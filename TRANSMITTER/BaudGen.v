==> flow/design.v <==
`timescale 1ns / 1ps
module BaudGen (
    input  wire       clk,
    input  wire       rst,         
    input  wire [1:0] baud_rate,   
    output reg        baud_clk     
);
    localparam BAUD24  = 2'b00,
               BAUD48  = 2'b01,
               BAUD96  = 2'b10,
               BAUD128 = 2'b11;
    wire [13:0] final_value;
    assign final_value = (baud_rate == BAUD24)  ? 14'd10416 :   
                         (baud_rate == BAUD48)  ? 14'd5208  :   
                         (baud_rate == BAUD96)  ? 14'd2604  :   
                         (baud_rate == BAUD128) ? 14'd1952  :   
                                                  14'd0;
    reg [13:0] clk_ticks;
    always @(posedge clk or negedge rst) begin
        if (!rst) begin
            clk_ticks <= 14'd0;
            baud_clk  <= 1'b0;
        end else begin
            if (clk_ticks >= final_value) begin
                clk_ticks <= 14'd0;
                baud_clk  <= ~baud_clk;
            end else begin
                clk_ticks <= clk_ticks + 14'd1;
            end
        end
    end
endmodule
## From RTL to reports: BaudGen

The steps from the RTL of BaudGen to its reports follow in flow order.
Line numbers count from 1 in the design file above.
Operators: Yosys type, input widths -> output width; for muxes data width and select width s.
Library cell names are shortened.
The mark n/a stands for no value.

- Top module: BaudGen
- Clock input: clk
- Library: sky130hd
- Library corner: tt_025C_1v80

## Word-level counts

Yosys after proc, flatten, opt, wreduce and memory -nomap, before mapping. Enables and synchronous resets that opt folds into registers are not counted as muxes. Memory bits, and registers merged into a memory's read port (data or address), are not among the register bits. Print and check cells are not counted. Equal cells are merged and count once.

- Bits in registers: 15
- Bits in latches: 0
- RAM bits: 0
- Memory bits (read-only): 0
- Clocked read ports x word width: 0
- Memories kept: 0
- Input bits: 4
- Output and inout port bits: 1
- Elaborated cells: 14

- Add/sub/neg operators: 1
- Multipliers: 0
- Divide/modulo/power cells: 0
- Magnitude comparators: 1
- Eq/ne operators: 3
- Shift operators: 0
- Muxes and demuxes: 5
- Bitwise operators: 1
- Reduce/logical cells: 1

Operators with widths:

| kind | number |
|---|---|
| $mux 14 | 2 |
| $add 14x1->14 const B | 1 |
| $ge 14x14->1 | 1 |
| $mux 13 | 1 |
| $mux 12 | 1 |
| $mux 11 | 1 |
| $eq 2x2->1 const B | 2 |
| $eq 2x1->1 const B | 1 |
| $logic_not 2->1 | 1 |
| $not 1->1 | 1 |

## Longest topological paths

Depth = most cells in a row (Yosys ltp): at word level without a register or memory, in the mapped netlist without a sequential cell, where the memories' decode and read muxes count.

- Word-level depth: 7
- ABC_AREA: 0
- Mapped depth: 10
- Gate-level depth less buffers: 9

## Synthesis result

Yosys stat after the flow's synthesis: flattened, memories mapped to cells. It holds for the ABC_AREA given above (unset counts as 0); a run with the other value may have another netlist.
The area totals of this step are shown rounded.

- Standard cells after synthesis: 110
- Mapped area: 1000 µm²
- Area of sequential cells: 380 µm²
- Mapped flip-flops: 15
- Buffers: 1

Cell types:

| type | number | total area (µm²) |
|---|---|---|
| dfrtp_1 | 15 | 375.36 |
| ha_1 | 18 | 225.216 |
| nor2_1 | 19 | 71.318 |
| xnor2_1 | 7 | 61.309 |
| xor2_1 | 6 | 52.55 |
| inv_1 | 12 | 45.043 |
| nand3_1 | 6 | 30.029 |
| a21oi_1 | 5 | 25.024 |
| nand2_1 | 6 | 22.522 |
| nand4_1 | 3 | 18.768 |
| and4_1 | 2 | 17.517 |
| nor3_1 | 3 | 15.014 |
| o21ai_0 | 3 | 15.014 |
| a221o_2 | 1 | 11.261 |
| buf_6 | 1 | 11.261 |
| a211o_1 | 1 | 8.758 |
| a21o_1 | 1 | 7.507 |
| and3_1 | 1 | 6.256 |

## Path before layout

Source: OpenSTA report_checks on the synthesized netlist (no wires, ideal clock, input and output delay 20% of the period each), path of least setup slack; recovery checks are left aside. Register names are those of the netlist, which keeps one name where synthesis merged equal registers.

- Kind: input-to-reg
- Start point: input port baud_rate[1]
- End point: register clk_ticks[5]
- Period: 2580 ps
- Input delay: 516 ps
- Library setup time: 71 ps
- Time at the first pin: 516 ps
- Arrival time: 2173 ps
- Required time: 2509 ps
- Setup slack: 336 ps
- Path delay: 1728 ps
- Stages on the path: 9
- Buffers on the path: 1
- Period reached after synthesis: 2244 ps

"path delay" is the arrival time less input delay plus setup time.
"stages on the path" counts driving pins, that of a launching flip-flop among them; a cell with two outputs on the path counts twice.
"period reached after synthesis" = period - worst setup slack (recovery checks aside). The figure is calculated, with input and output delays left at 20% of the set period.
Between the ends stands the longest chain of elaborated cells between them, by number of cells; it is not shown to be the way that was timed. Of several equally long chains one is given.
A line is the first line of the expression or statement that the cell stems from. Yosys adds cells for indexed reads and writes and turns some case tables into memories.
A register here has more assigning lines than the two given.

- Path through: inv_1 -> ha_1 -> nor2_1 -> ha_1 -> a21o_1 -> a211o_1 -> a221o_2 -> buf_6 -> nor2_1
- Cells in the longest elaborated chain: 7
- Elaborated cells on any way between the ends: 10
- RTL lines with such cells: 5
- Classes of those cells: 1 x compare; 3 x eq/ne; 5 x mux; 1 x reduce/logical

Ends and longest elaborated chain, after synthesis:

| item | RTL line | RTL |
|---|---|---|
| start: declaration | 5 | `input  wire [1:0] baud_rate,` |
| $eq 2x2->1 | 16 | `(baud_rate == BAUD128) ? 14'd1952  :` |
| $mux 11 | 16 |  |
| $mux 12 | 15 | `(baud_rate == BAUD96)  ? 14'd2604  :` |
| $mux 13 | 14 | `(baud_rate == BAUD48)  ? 14'd5208  :` |
| $mux 14 | 13 | `assign final_value = (baud_rate == BAUD24)  ? 14'd10416 :` |
| $ge 14x14->1 | 24 | `if (clk_ticks >= final_value) begin` |
| $mux 14 | 24 |  |
| end: assignment | 25 | `clk_ticks <= 14'd0;` |
| end: assignment | 28 | `clk_ticks <= clk_ticks + 14'd1;` |
| end: declaration | 18 | `reg [13:0] clk_ticks;` |

## Timing after layout

Path of least setup slack in the final report of job 1 (OpenROAD, finished layout, wires in). Where an end is a register, its clock arrival counts in the times.
The report prints the path's times to 10 ps; the period is as set.

- Kind: input-to-reg
- Start point: input port baud_rate[1]
- End point: register baud_clk
- Period: 2240 ps
- Input delay: 450 ps
- Library setup time: 110 ps
- Time at the first pin: 450 ps
- Arrival time: 2290 ps
- Required time: 2410 ps
- Setup slack: 120 ps
- Stages on the path: 11
- Buffers on the path: 2

Between the ends stands the longest chain of elaborated cells between them, by number of cells; it is not shown to be the way that was timed. Of several equally long chains one is given.

- Path through: buf_4 -> inv_4 -> ha_4 -> inv_1 -> ha_1 -> nand3_2 -> a21oi_1 -> a211o_1 -> a221o_2 -> buf_6 -> xor2_2
- Cells in the longest elaborated chain: 6
- Elaborated cells on any way between the ends: 9
- RTL lines with such cells: 5
- Classes of those cells: 1 x compare; 3 x eq/ne; 4 x mux; 1 x reduce/logical

Ends and longest elaborated chain, post-layout:

| item | RTL line | RTL |
|---|---|---|
| start: declaration | 5 | `input  wire [1:0] baud_rate,` |
| $eq 2x2->1 | 16 | `(baud_rate == BAUD128) ? 14'd1952  :` |
| $mux 11 | 16 |  |
| $mux 12 | 15 | `(baud_rate == BAUD96)  ? 14'd2604  :` |
| $mux 13 | 14 | `(baud_rate == BAUD48)  ? 14'd5208  :` |
| $mux 14 | 13 | `assign final_value = (baud_rate == BAUD24)  ? 14'd10416 :` |
| $ge 14x14->1 | 24 | `if (clk_ticks >= final_value) begin` |
| end: assignment | 22 | `baud_clk  <= 1'b0;` |
| end: assignment | 26 | `baud_clk  <= ~baud_clk;` |
| end: declaration | 6 | `output reg        baud_clk` |

Flow measurements of BaudGen on sky130hd: 2 stored runs with different settings, listed in no order. Input and output delays are each 20% of the period that was set; the output load is 0.01 pF.
"period achieved" means the clock period less the worst setup slack. The figure is calculated, with input and output delays left at 20% of the set period.
"time of the worst setup path": the worst setup path's part of the clock period (all of it between registers, 20% less for each end at a port) less its slack. A launch clock that arrives late makes it longer, a capture clock that arrives late makes it shorter.
"power consumption": no workload was simulated; the value follows from the tool's default switching activity.
"time of the worst setup path" is known to 10 ps.
The results are shown rounded.

### Job 1

==> flow/run.sh <==
#!/bin/bash
# the make line also repeats the synthesis and layout settings of config.mk as NAME=value (left out here)
make -C /OpenROAD-flow-scripts/flow DESIGN_CONFIG=/design/flow/config.mk WORK_HOME=/design/flow/orfs CLKGATE_MAP_FILE= finish
==> flow/config.mk <==
export PLATFORM = sky130hd
export DESIGN_NAME = BaudGen
export DESIGN_NICKNAME = BaudGen
export VERILOG_FILES = /design/flow/design.v
export SDC_FILE = /design/flow/constraint.sdc
export NUM_CORES = 4
export LEC_CHECK = 0
export CAP_MARGIN = 20
export CORE_MARGIN = 2
export CORE_UTILIZATION = 40
export SETUP_SLACK_MARGIN = 0.15
export SLEW_MARGIN = 20
==> flow/constraint.sdc <==
create_clock -name core_clock -period 2.24 [get_ports {clk}]
set_input_delay 0.4480 -clock core_clock [delete_from_list [all_inputs] [get_ports {clk}]]
set_output_delay 0.4480 -clock core_clock [all_outputs]
set_load 0.01 [all_outputs]

Results of job 1:
- Synthesized cell area: 1000 µm²
- Area inside the die boundary: 3000 µm²
- Area of the standard cells in the finished layout: 1400 µm²
- Final design utilization: 56%
- Worst slack on setup checks: 120 ps
- Final setup TNS: 0 ps
- Worst hold slack in the final report: 500 ps
- Power consumption: 1100 µW
- Period achieved: 2120 ps
- Time of the worst setup path: 1670 ps
- Critical path kind: input-to-reg

### Job 2

==> flow/run.sh <==
#!/bin/bash
# the make line also repeats the synthesis and layout settings of config.mk as NAME=value (left out here)
make -C /OpenROAD-flow-scripts/flow DESIGN_CONFIG=/design/flow/config.mk WORK_HOME=/design/flow/orfs CLKGATE_MAP_FILE= finish
==> flow/config.mk <==
export PLATFORM = sky130hd
export DESIGN_NAME = BaudGen
export DESIGN_NICKNAME = BaudGen
export VERILOG_FILES = /design/flow/design.v
export SDC_FILE = /design/flow/constraint.sdc
export NUM_CORES = 4
export LEC_CHECK = 0
export CAP_MARGIN = 20
export CELL_PAD_IN_SITES_DETAIL_PLACEMENT = 0
export CELL_PAD_IN_SITES_GLOBAL_PLACEMENT = 1
export CORE_MARGIN = 2
export CORE_UTILIZATION = 29
export CTS_CLUSTER_DIAMETER = 320
export GPL_TIMING_DRIVEN = 1
export MAX_ROUTING_LAYER = met4
export MIN_ROUTING_LAYER = met2
export SLEW_MARGIN = 40
==> flow/constraint.sdc <==
create_clock -name core_clock -period 3.38 [get_ports {clk}]
set_input_delay 0.6760 -clock core_clock [delete_from_list [all_inputs] [get_ports {clk}]]
set_output_delay 0.6760 -clock core_clock [all_outputs]
set_load 0.01 [all_outputs]

Results of job 2:
- Synthesized cell area: 1000 µm²
- Area inside the die boundary: 4000 µm²
- Area of the standard cells in the finished layout: 1100 µm²
- Final design utilization: 34%
- Worst slack on setup checks: 440 ps
- Final setup TNS: 0 ps
- Worst hold slack in the final report: 480 ps
- Power consumption: 610 µW
- Period achieved: 2942 ps
- Time of the worst setup path: 2270 ps
- Critical path kind: input-to-reg
